==> flow/design.v <==
package pipeline;
    localparam XLEN = 64;
    typedef struct packed {
        logic [31:2] instr;
        logic [XLEN-1:0] curr_pc;
        logic [XLEN-1:0] inc_pc; 
    } decode_signals;
    typedef struct packed {
        logic word;
        logic jump;
        logic branch;
        logic op1_pc;
        logic op2_imm;
        logic [2:0] alu_funct3;
        logic [2:0] funct3;
        logic [6:0] funct7;
        logic [XLEN-1:0] imm;
        logic [XLEN-1:0] curr_pc;
        logic [XLEN-1:0] inc_pc;
        logic mm_re;
        logic mm_we;
        logic atomic;
        logic [4:0] funct5;
        logic [4:0] rs1_addr;
        logic [4:0] rs2_addr;
        logic [4:0] rd_addr;
    } execute_signals;
    typedef struct packed {
        logic [2:0] funct3;
        logic mm_re;
        logic mm_we;
        logic atomic;
        logic [4:0] funct5;
        logic [XLEN-1:0] mm_addr;
        logic [XLEN-1:0] data;
        logic [4:0] rd_addr;
    } memory_signals;
    typedef struct packed {
        logic [XLEN-1:0] data;
        logic [4:0] rd_addr;
    } writeback_signals;
endpackage
import pipeline::XLEN;
module pc (
    input logic clk,
    input logic reset_n,
    input logic stall,
    input logic compressed,
    input logic je,
    input logic [XLEN-1:0] ja,
    output logic [XLEN-1:0] curr_pc,
    output logic [XLEN-1:0] inc_pc,
    output logic [XLEN-1:0] next_pc
);
    assign inc_pc = compressed?curr_pc+2:curr_pc+4;
    always_comb begin
        next_pc = inc_pc;
        if(je) begin
            next_pc = ja;
        end
        if(stall) begin
            next_pc = curr_pc;
        end
    end
    always_ff @(posedge clk or negedge reset_n) begin
        if(!reset_n) curr_pc <= 0;
        else curr_pc <= next_pc;
    end
endmodule
# --- From RTL to reports: pc ---
# The steps from the RTL of pc to its reports follow in flow order.
# Line numbers count from 1 in the design file above.
# Cell names lack the library's common part.
inputs:
  design: "pc"
  clk_port: "clk"
  library: "sky130hd"
  corner: "tt_025C_1v80"

# --- Word level ---
# Source: Yosys, flattened and elaborated, memories not mapped. Widths are those after wreduce; folded enables and synchronous resets count as part of the registers. Registers that Yosys merges into a memory's read port (data or address) are not register bits. Print and check cells do not count. Equal cells are merged and count once.
classes:
  add_sub_neg: 2
  muxes: 3
op_table:
  columns: ["cell", "count"]
  rows:
  - ["two-way mux 64 bit", 3]
  - ["adder 64 x 2 -> 64 bit with constant B", 1]
  - ["adder 64 x 3 -> 64 bit with constant B", 1]
word_totals:
  register_bits: 64
  in_bits: 69
  elab_cells: 6

# --- Logic depth ---
# Yosys ltp: most cells in a row. Word level: on the elaborated netlist, between registers, memories and ports. Mapped: between sequential cells and ports; inverters and the memories' decode and read muxes count.
depth:
  word_depth: 4
  ABC_AREA: 0
  mapped_depth: 9
  mapped_depth_nobuf: 7

# --- Synthesis result ---
# The flow's flattened synthesis, as Yosys stat reports it; memories are mapped. The netlist is that of the ABC_AREA named above (0 if unset); the other value can give another one.
# Totals and module areas in this step are rounded.
types:
  columns: ["cell_type", "count", "area_total_um2"]
  rows:
  - ["dfrtp_1", 64, 1.6E+03]
  - ["xnor2_1", 42, 367.853]
  - ["nand3_1", 57, 285.274]
  - ["a22oi_1", 37, 277.766]
  - ["nand2_1", 48, 180.173]
  - ["o21ai_0", 35, 175.168]
  - ["xor2_1", 20, 175.168]
  - ["nor2_1", 45, 168.912]
  - ["o311ai_0", 16, 140.134]
  - ["nand4_1", 21, 131.376]
  - ["clkbuf_1", 32, 120.115]
  - ["a21oi_1", 21, 105.101]
  - ["nor3_1", 21, 105.101]
  - ["mux2i_1", 8, 80.077]
  - ["and3_1", 10, 62.56]
  - ["inv_1", 13, 48.797]
  - ["nor4_1", 7, 43.792]
  - ["o311ai_1", 5, 43.792]
# Other cell types: 35; their cells: 85.
mapped:
  cell_count: 587
  yosys_area_um2: 4800
  seqArea_um2: 1600
  flip_flops: 64
  buf_cells: 50

# --- Worst setup path after synthesis ---
# Source: OpenSTA report_checks on the synthesized netlist (no wires, ideal clock, input and output delay 20% of the period each), path of least setup slack; recovery checks are left aside. Register names are those of the netlist, which keeps one name where synthesis merged equal registers.
synth_path:
  kind: "in2out"
  from: "input compressed"
  to: "output next_pc[43]"
  clock_period_ps: 3900
  output_delay_ps: 780
  t_arrival_ps: 2522
  required_time_ps: 3120
  setup_slack_ps: 598
  path_delay_ps: 1742
  driving_pins: 8
  path_buffers: 3
  period_less_setup_slack_ps: 3302
# "path_delay_ps" is the arrival time less input delay plus setup time.
# A path that ends at an output port has no setup time.
# "driving_pins": output pins that drive a net of the path, with the launching flip-flop's if there is one; two outputs of one cell count as two.
# "period_less_setup_slack_ps" is the clock period less the worst setup slack; recovery checks do not enter. This is arithmetic on one report: input and output delays are still those of the set period (20% each).
# The rows between start and end are the longest chain of elaborated cells between them; the timing report does not say that the signal goes this way. Where chains are equally long, one stands for them.
# A line is the first line of the expression or statement that the cell stems from. Yosys adds cells for indexed reads and writes and turns some case tables into memories.
synth_between:
  cell_sequence: "buf_2 > mux2i_1 > nor2b_1 > clkbuf_1 > and4_1 > buf_4 > nand3_1 > o311ai_0"
  elab_chain_cells: 3
  cone_cells: 3
  cone_lines: 3
synth_rtl:
  columns: ["element", "line", "text"]
  rows:
  - ["start, declared", 48, "input logic compressed,"]
  - ["two-way mux 64 bit", 55, "assign inc_pc = compressed?curr_pc+2:curr_pc+4;"]
  - ["two-way mux 64 bit", 58, "if(je) begin"]
  - ["two-way mux 64 bit", 61, "if(stall) begin"]
  - ["end, declared", 53, "output logic [XLEN-1:0] next_pc"]

# --- Worst path after layout ---
# Path of least setup slack in the final report of record 1 (OpenROAD, finished layout, wires in). Where an end is a register, its clock arrival counts in the times.
# The report prints the path's times to 10 ps; the period is as set.
layout_path:
  kind: "reg2out"
  from: "register curr_pc[20]"
  to: "output next_pc[57]"
  clock_period_ps: 4110
  output_delay_ps: 820
  t_arrival_ps: 2650
  required_time_ps: 3290
  setup_slack_ps: 640
  driving_pins: 11
  path_buffers: 4
# The rows between start and end are the longest chain of elaborated cells between them; the timing report does not say that the signal goes this way. Where chains are equally long, one stands for them.
layout_between:
  cell_sequence: "dfrtp_2 > nand4_1 > nor4_4 > buf_4 > and4_4 > buf_6 > buf_6 > nand4_4 > or3_4 > nand3_4 > buf_6"
  elab_chain_cells: 4
  cone_cells: 5
  cone_lines: 3
layout_rtl:
  columns: ["element", "line", "text"]
  rows:
  - ["start, declared", 51, "output logic [XLEN-1:0] curr_pc,"]
  - ["start, assigned", 66, "if(!reset_n) curr_pc <= 0;"]
  - ["start, assigned", 67, "else curr_pc <= next_pc;"]
  - ["adder 64 x 3 -> 64 bit", 55, "assign inc_pc = compressed?curr_pc+2:curr_pc+4;"]
  - ["two-way mux 64 bit", 55, null]
  - ["two-way mux 64 bit", 58, "if(je) begin"]
  - ["two-way mux 64 bit", 61, "if(stall) begin"]
  - ["end, declared", 53, "output logic [XLEN-1:0] next_pc"]

# Module pc, platform sky130hd: 2 stored runs of the flow (Yosys, OpenROAD) with differing settings, in no particular order. Input and output delays are each 20% of the period that was set; the output load is 0.01 pF.
# "period_reached_ps": clock period set for the run, less the worst setup slack. It is reckoned from that one timing run; input and output delays stay at 20% of the period that was set.
# "totalPower_uw" is the tool's figure for a default switching activity; nothing was simulated.
# The results are shown rounded.
runs:
  - name: "record 1"
    settings:
      period_ns: 4.11
      CORE_UTILIZATION: 35
      SETUP_SLACK_MARGIN: 0.79
      PLACE_DENSITY: 0.75
      TNS_END_PERCENT: 100
      ABC_AREA: 0
      CAP_MARGIN: 5
      SLEW_MARGIN: 5
      CORE_MARGIN: 2
    results:
      worst_hold_slack_ps: 579
      totalPower_uw: 2980
      ws_setup_ps: 637
      stdcell_area_um2: 9390
      synth_chip_area_um2: 4800
      period_reached_ps: 3473
      dieArea_um2: 14700
      total_negative_slack_ps: 0
  - name: "record 2"
    settings:
      period_ns: 4.48
      CAP_MARGIN: 20
      CORE_MARGIN: 2
      CORE_UTILIZATION: 40
      SLEW_MARGIN: 20
    results:
      total_negative_slack_ps: 0
      totalPower_uw: 2730
      worst_hold_slack_ps: 572
      dieArea_um2: 12900
      synth_chip_area_um2: 4800
      stdcell_area_um2: 7960
      period_reached_ps: 4291
      ws_setup_ps: 189
